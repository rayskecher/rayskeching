==> flow/design.v <==
`timescale 1ns / 1ps
module image_pulse(
    input clk,
    input tgts_busy,
    input start,
    output reg signal,
    output[7:0] x,
    output[7:0] y,
    output busy
);
    reg[15:0] idx;
    assign { y, x } = idx;
    assign busy = idx != 0;
    always @(posedge clk) begin
        if (start & ~busy) begin
            idx <= 1;
            signal <= 1;
        end else if (busy & ~tgts_busy & ~signal) begin
            idx <= idx + 1;
            signal <= 1;
        end else begin
            signal <= 0;
        end
    end
endmodule
# [Tool chain data of image_pulse]
# Tool output for the design above, in the order of the flow.
# Line numbers count from 1 in the design file above.
# A cell with n/a has no value.
[setup] design="image_pulse" clock_port="clk" library="sky130hd" lib_corner="tt_025C_1v80"

# [Word-level counts]
# Source: Yosys, flattened and elaborated, memories not mapped. Widths are those after wreduce; folded enables and synchronous resets count as part of the registers. Registers that Yosys merges into a memory's read port (data or address) are not register bits. Print and check cells do not count. Equal cells are merged and count once.
[classes] add_sub_neg=1 n_mux=1 reduce_logical=1 n_logic=6
[op_table] op="adder 16 x 1 -> 16 bit with constant B" n=1
[op_table] op="nonzero test 16 bit" n=1
[op_table] op="bitwise AND 1 bit" n=3
[op_table] op="inverter 1 bit" n=3
[op_table] op="two-way mux 1 bit" n=1
[bits] output_inout_bits=18 inputBits=3 elab_cells=11 register_bits=17

# [Depth]
# Depth = most cells in a row (Yosys ltp): at word level without a register or memory, in the mapped netlist without a sequential cell, where the memories' decode and read muxes count.
[logic_depth] word_depth=4 ABC_AREA=0 mapped_depth=6

# [After synthesis]
# The flow's flattened synthesis, as Yosys stat reports it; memories are mapped. The netlist is that of the ABC_AREA named above (0 if unset); the other value can give another one.
[by_type] type="sky130_fd_sc_hd__dfxtp_1" n=17
[by_type] type="sky130_fd_sc_hd__xnor2_1" n=9
[by_type] type="sky130_fd_sc_hd__xor2_1" n=5
[by_type] type="sky130_fd_sc_hd__ha_1" n=2
[by_type] type="sky130_fd_sc_hd__nand3_1" n=5
[by_type] type="sky130_fd_sc_hd__nand4_1" n=4
[by_type] type="sky130_fd_sc_hd__nor4_2" n=2
[by_type] type="sky130_fd_sc_hd__nor4_4" n=1
[by_type] type="sky130_fd_sc_hd__and3_1" n=3
[by_type] type="sky130_fd_sc_hd__nand2_1" n=5
[by_type] type="sky130_fd_sc_hd__nor2_1" n=5
[by_type] type="sky130_fd_sc_hd__and4bb_4" n=1
[by_type] type="sky130_fd_sc_hd__inv_1" n=4
[by_type] type="sky130_fd_sc_hd__nor4b_2" n=1
[by_type] type="sky130_fd_sc_hd__mux2i_2" n=1
[by_type] type="sky130_fd_sc_hd__nand4_2" n=1
[by_type] type="sky130_fd_sc_hd__mux2i_1" n=1
[by_type] type="sky130_fd_sc_hd__nor3_1" n=2
# Not listed: further types 5, cells in them 5.
[synth_totals] yosys_area_um2=769.5 sequential_area_um2=340.3 buf_cells=0 ffs=17 cell_count=74

# [Path before layout]
# Source: OpenSTA report_checks on the synthesized netlist (no wires, ideal clock, input and output delay 20% of the period each), path of least setup slack; recovery checks are left aside. Register names are those of the netlist, which keeps one name where synthesis merged equal registers.
[synth_path] path_kind="reg2reg" from="register idx[0]" to="register idx[1]" clock_period_ns=1.68 t_first_pin_ns=0.000 t_required_ns=1.563 stages=7 arrival_ns=1.387 setup_ns=0.117 delay_ns=1.504 path_buffers=0 setup_slack_ns=0.176 period_less_setup_slack_ns=1.504
# "delay_ns" is the arrival time less input delay plus setup time.
# "stages" counts driving pins, that of a launching flip-flop among them; a cell with two outputs on the path counts twice.
# "period_less_setup_slack_ns" is the clock period less the worst setup slack; recovery checks do not enter. This is arithmetic on one report: input and output delays are still those of the set period (20% each).
# Between the ends stands the longest chain of elaborated cells between them, by number of cells; it is not shown to be the way that was timed. Of several equally long chains one is given.
# A line is the first line of the expression or statement that the cell stems from. Yosys adds cells for indexed reads and writes and turns some case tables into memories.
[synth_between] path_cell_list="sky130_fd_sc_hd__dfxtp_1 -> sky130_fd_sc_hd__inv_1 -> sky130_fd_sc_hd__ha_1 -> sky130_fd_sc_hd__nor4b_2 -> sky130_fd_sc_hd__nand4_2 -> sky130_fd_sc_hd__mux2i_2 -> sky130_fd_sc_hd__a22o_1" elab_chain_len=3 cone_cells=6 cone_lines=4 classes_between="1 x add/sub; 4 x logic; 1 x reduce/logical"
[synth_lines] element="start, declared" line_no=11 rtl="reg[15:0] idx;"
[synth_lines] element="start, assigned" line_no=16 rtl="idx <= 1;"
[synth_lines] element="start, assigned" line_no=19 rtl="idx <= idx + 1;"
[synth_lines] element="nonzero test 16 bit" line_no=13 rtl="assign busy = idx != 0;"
[synth_lines] element="bitwise AND 1 bit (2 in a row)" line_no=18 rtl="end else if (busy & ~tgts_busy & ~signal) begin"
[synth_lines] element="end, assigned" line_no=16
[synth_lines] element="end, assigned" line_no=19
[synth_lines] element="end, declared" line_no=11
# Some nets on the timed path still bear RTL names; the line given drives or declares the net.
[synth_nets] net="busy" line_no=13

# [Worst path after layout]
# From the final timing report of job 1: the path of least setup slack in the routed layout; clock arrival at registers is part of the times.
[layout_path] path_kind="reg2out" from="register idx[1]" to="output busy" t_first_pin_ns=0.28 path_buffers=1 clock_period_ns=1.86 t_required_ns=1.49 setup_slack_ns=0.13 arrival_ns=1.36 out_delay_ns=0.37 stages=6
# Between the ends stands the longest chain of elaborated cells between them, by number of cells; it is not shown to be the way that was timed. Of several equally long chains one is given.
[layout_between] path_cell_list="sky130_fd_sc_hd__dfxtp_2 -> sky130_fd_sc_hd__inv_2 -> sky130_fd_sc_hd__ha_4 -> sky130_fd_sc_hd__nor4b_4 -> sky130_fd_sc_hd__nand4_2 -> sky130_fd_sc_hd__buf_2" elab_chain_len=1 cone_cells=1 cone_lines=1 classes_between="1 x reduce/logical"
[layout_lines] element="start, declared" line_no=11 rtl="reg[15:0] idx;"
[layout_lines] element="start, assigned" line_no=16 rtl="idx <= 1;"
[layout_lines] element="start, assigned" line_no=19 rtl="idx <= idx + 1;"
[layout_lines] element="nonzero test 16 bit" line_no=13 rtl="assign busy = idx != 0;"
[layout_lines] element="end, declared" line_no=9 rtl="output busy"

Add stored flow runs of image_pulse

Flow measurements of image_pulse on sky130hd: 2 stored runs with different settings, listed in no order. Input and output delays are each 20% of the period that was set; the output load is 0.01 pF.
"achieved clock period" is the run's clock period less its worst setup slack. It is reckoned from that one timing run; input and output delays stay at 20% of the period that was set.
"worst setup path time" = time allowed to the worst setup path (clock period - input delay - output delay, where it has them) - its slack; a late launch clock adds to it, a late capture clock takes from it.
By "power" is meant OpenSTA's value without simulated activity: inputs other than the clock are taken to toggle once in ten clock periods, and the tool carries that through the logic.
[job 1] settings: period_ns=1.86, SETUP_SLACK_MARGIN=0.38, CAP_MARGIN=20, CORE_MARGIN=2, CORE_UTILIZATION=40, SLEW_MARGIN=20
[job 1] result: chip area after synthesis (Yosys) 769.5 um^2, die area 2290.6 um^2, standard-cell area of the final layout 1183.6 um^2, utilization 0.671, worst setup slack after layout 0.125 ns, total negative slack 0.000 ns, worst hold slack 0.461 ns, power 1245 µW, achieved clock period 1.735 ns, worst setup path time 1.36 ns, worst setup path kind reg2out
[job 2] settings: period_ns=1.03, CORE_UTILIZATION=42, PLACE_DENSITY_LB_ADDON=0.29, HOLD_SLACK_MARGIN=0.06, CORE_ASPECT_RATIO=1.74, CORE_MARGIN=3, TNS_END_PERCENT=45, ABC_AREA=1, GPL_TIMING_DRIVEN=1, CTS_CLUSTER_SIZE=60, SLEW_MARGIN=35, CAP_MARGIN=20
[job 2] result: chip area after synthesis (Yosys) 1122.3 um^2, die area 3352.4 um^2, standard-cell area of the final layout 1988.2 um^2, utilization 0.788, worst setup slack after layout -0.362 ns, total negative slack -5.397 ns, worst hold slack 0.563 ns, power 4154 µW, achieved clock period 1.392 ns, worst setup path time 1.19 ns, worst setup path kind reg2out
